==> flow/design.v <==
module Stack (
	clk,
	reset,
	q,
	d,
	push,
	pop,
);
	parameter WIDTH = 11;
	parameter DEPTH = 7;
	input                    clk;
	input                    reset;
	input      [WIDTH - 1:0] d;
	output reg [WIDTH - 1:0] q;
	input                    push;
	input                    pop;
	reg [DEPTH - 1:0] ptr;
	reg [WIDTH - 1:0] stack [0:(1 << DEPTH) - 1];
	always @(posedge clk) begin
		if (reset)
			ptr <= 0;
		else if (push)
			ptr <= ptr + 1;
		else if (pop)
			ptr <= ptr - 1;
	end
	always @(posedge clk) begin
		if (push || pop) begin
			if(push)
				stack[ptr] <= q;
			q <= stack[ptr - 1];
		end
	end
endmodule
# == Reports on Stack ==
# What the tools print for Stack, step after step.
# Line numbers count from 1 in the design file above.
# Operators: Yosys type, input widths -> output width; for muxes data width and select width s.
# Cell names lack the library's common part.
# Not given: --
# inputs
top_module,Stack
clock,clk
cell_library,sky130hd
lib_corner,tt_025C_1v80

# == Elaborated design ==
# Source: Yosys, flattened and elaborated, memories not mapped. Widths are those after wreduce. Registers that Yosys merges into a memory's read port (data or address) are not register bits. Print and check cells do not count. Equal cells are merged and count once.
# Memory sizes are those after Yosys's memory passes, which may raise the word count (mostly to a power of two), join words into wider ones and drop unused or constant bits.
# op_classes
n_addsub,2
reduce_and_logical,2
mux,8
# ops
op,count
$mux 7,4
$mux 11,2
$add 7x1->7 const B,1
$sub 7x1->7 const B,1
$reduce_bool 2->1,1
$mux 1,2
$logic_or 1x1->1,1
# word_totals
ff_bits,7
mem_count,1
mem_bits_rw,1408
word_cells,14
clocked_rd_ports_x_width,11
in_bits,15
out_inout_bits,11
# memory_table
name,size,word_bits,rd,wr,line,source
stack,128,11,1,1,18,reg [WIDTH - 1:0] stack [0:(1 << DEPTH) - 1];

# == Longest topological paths ==
# Depth = most cells in a row (Yosys ltp): at word level without a register or memory, in the mapped netlist without a sequential cell, where the memories' decode and read muxes count.
# depth
depth_word,3
ABC_AREA,0
depth_mapped,15
ltp_nobuf,8

# == After synthesis ==
# Source: synth_stat.txt of the flow (Yosys; design flattened, memories mapped). It holds for the ABC_AREA given above (unset counts as 0); a run with the other value may have another netlist.
# synth_totals
cells,2647
n_buf,152
flip_flops,1426
sequential_area_um2,42751.0
area_um2,55524.5
# by_type
type,count,type_area_um2
edfxtp_1,1419,4.26E+04
mux4_2,352,7.93E+03
nand2_1,229,859.574
nor2_1,139,521.75
nand3_1,74,370.355
mux2i_1,34,340.326
buf_6,26,292.781
a32oi_1,33,289.027
a31oi_1,34,212.704
buf_2,39,195.187
clkbuf_1,50,187.68
buf_4,21,157.651
nor2b_1,24,150.144
dfxtp_1,7,140.134
nor4_2,11,137.632
a32o_1,10,100.096
a21boi_0,13,97.594
a2111oi_0,10,87.584
# Other cell types: 38; their cells: 122.

# == Timing after synthesis ==
# Source: OpenSTA report_checks on the synthesized netlist (no wires, ideal clock, input and output delay 20% of the period each), path of least setup slack; recovery checks are left aside. Register names are those of the netlist, which keeps one name where synthesis merged equal registers.
# synth_path
kind,flip-flop to flip-flop
startpoint,register ptr[0]
endpoint,register q[7]
path_delay_ps,3169
n_path_buf,7
period_ps,3170
stages,15
launch_ps,0
setup_slack_ps,0
required_time_ps,2910
arrival_ps,2909
setup_time_ps,260
period_less_setup_slack_ps,3170
# "path_delay_ps" = arrival - input delay + setup time.
# "stages": output pins that drive a net of the path, with the launching flip-flop's if there is one; two outputs of one cell count as two.
# "period_less_setup_slack_ps" is the clock period less the worst setup slack; recovery checks do not enter. This is arithmetic on one report: input and output delays are still those of the set period (20% each).
# The rows between start and end are the longest chain of elaborated cells between them; the timing report does not say that the signal goes this way. Where chains are equally long, one stands for them.
# A line is the first line of the expression or statement that the cell stems from. Yosys adds cells for indexed reads and writes and turns some case tables into memories.
# A register here has more assigning lines than the two given.
# synth_via
path_cell_list,dfxtp_1 buf_6 buf_6 buf_4 buf_2 inv_1 ha_1 buf_2 buf_1 buf_2 mux4_2 nand2_1 nand3_1 a31oi_1 nor4_2
elab_chain_cells,1
cone_cells,1
cone_classes,add/sub (1)
# synth_rtl
item,line,source
from (decl),17,reg [DEPTH - 1:0] ptr;
from (assign),23,ptr <= ptr + 1;
from (assign),25,ptr <= ptr - 1;
$sub 7x1->7,31,q <= stack[ptr - 1];
to (decl),14,output reg [WIDTH - 1:0] q;

# == Worst path after layout ==
# Path of least setup slack in the final report of entry A (OpenROAD, finished layout, wires in). Where an end is a register, its clock arrival counts in the times.
# The report prints the path's times to 10 ps; the period is as set.
# layout_path
kind,flip-flop to flip-flop
startpoint,register ptr[0]
endpoint,register q[10]
period_ps,5030
stages,10
setup_time_ps,260
setup_slack_ps,890
required_time_ps,5540
arrival_ps,4650
n_path_buf,1
launch_ps,750
# The rows between start and end are the longest chain of elaborated cells between them; the timing report does not say that the signal goes this way. Where chains are equally long, one stands for them.
# A register here has more assigning lines than the two given.
# layout_via
path_cell_list,dfxtp_4 inv_1 ha_4 nand3b_1 o41a_1 and2b_1 a2111oi_0 buf_4 a32o_1 nor4_2
elab_chain_cells,1
cone_cells,1
cone_classes,add/sub (1)
# layout_rtl
item,line,source
from (decl),17,reg [DEPTH - 1:0] ptr;
from (assign),23,ptr <= ptr + 1;
from (assign),25,ptr <= ptr - 1;
$sub 7x1->7,31,q <= stack[ptr - 1];
to (decl),14,output reg [WIDTH - 1:0] q;

Wiki page: Stack / flow data

2 stored runs of Stack in the flow (synthesis by Yosys, layout by OpenROAD, sky130hd cells), in arbitrary order. Constraints: input delay and output delay 20% of the set period each, output load 0.01 pF.
"period_reached_ps": clock period set for the run, less the worst setup slack. It is reckoned from that one timing run; input and output delays stay at 20% of the period that was set.
"worst_path_time_ps" is the time allowed to the run's worst setup path (the clock period less input and output delay, where it has them) less its slack. Clock arrival times count: a late capture clock shortens it, a late launch clock lengthens it.
"total_power_uw": no workload was simulated; the value follows from the tool's default switching activity.
"worst_path_time_ps" is known to 10 ps.

Entry A, flow files:
==> flow/run.sh <==
#!/bin/bash
# the make line also repeats the synthesis and layout settings of config.mk as NAME=value (left out here)
make -C /OpenROAD-flow-scripts/flow DESIGN_CONFIG=/design/flow/config.mk WORK_HOME=/design/flow/orfs CLKGATE_MAP_FILE= finish
==> flow/config.mk <==
export PLATFORM = sky130hd
export DESIGN_NAME = Stack
export DESIGN_NICKNAME = Stack
export VERILOG_FILES = /design/flow/design.v
export SDC_FILE = /design/flow/constraint.sdc
export NUM_CORES = 4
export LEC_CHECK = 0
export CAP_MARGIN = 20
export CORE_MARGIN = 2
export CORE_UTILIZATION = 40
export SLEW_MARGIN = 20
==> flow/constraint.sdc <==
create_clock -name core_clock -period 5.03 [get_ports {clk}]
set_input_delay 1.0060 -clock core_clock [delete_from_list [all_inputs] [get_ports {clk}]]
set_output_delay 1.0060 -clock core_clock [all_outputs]
set_load 0.01 [all_outputs]

==> results of entry A, as CSV <==
result,value
yosys_chip_area_um2,55524.5
design.die.area_um2,141809.0
layout_stdcell_area_um2,63253.2
final_util_pct,45.9
final_setup_ws_ps,887
tns_setup_ps,0
timing.hold.ws_ps,747
total_power_uw,31123
period_reached_ps,4143
worst_path_time_ps,4140
critical_path_type,"flip-flop to flip-flop"

Entry B, flow files:
==> flow/run.sh <==
#!/bin/bash
# the make line also repeats the synthesis and layout settings of config.mk as NAME=value (left out here)
make -C /OpenROAD-flow-scripts/flow DESIGN_CONFIG=/design/flow/config.mk WORK_HOME=/design/flow/orfs CLKGATE_MAP_FILE= finish
==> flow/config.mk <==
export PLATFORM = sky130hd
export DESIGN_NAME = Stack
export DESIGN_NICKNAME = Stack
export VERILOG_FILES = /design/flow/design.v
export SDC_FILE = /design/flow/constraint.sdc
export NUM_CORES = 4
export LEC_CHECK = 0
export CAP_MARGIN = 10
export CELL_PAD_IN_SITES_GLOBAL_PLACEMENT = 1
export CORE_ASPECT_RATIO = 0.97
export CORE_MARGIN = 2
export CORE_UTILIZATION = 35
export PLACE_DENSITY_LB_ADDON = 0.04
export SETUP_SLACK_MARGIN = -0.26
export SLEW_MARGIN = 20
export TNS_END_PERCENT = 40
==> flow/constraint.sdc <==
create_clock -name core_clock -period 5.08 [get_ports {clk}]
set_input_delay 1.0160 -clock core_clock [delete_from_list [all_inputs] [get_ports {clk}]]
set_output_delay 1.0160 -clock core_clock [all_outputs]
set_load 0.01 [all_outputs]

==> results of entry B, as CSV <==
result,value
yosys_chip_area_um2,55524.5
design.die.area_um2,161845.0
layout_stdcell_area_um2,63982.6
final_util_pct,40.7
final_setup_ws_ps,767
tns_setup_ps,0
timing.hold.ws_ps,674
total_power_uw,31476
period_reached_ps,4313
worst_path_time_ps,4310
critical_path_type,"flip-flop to flip-flop"
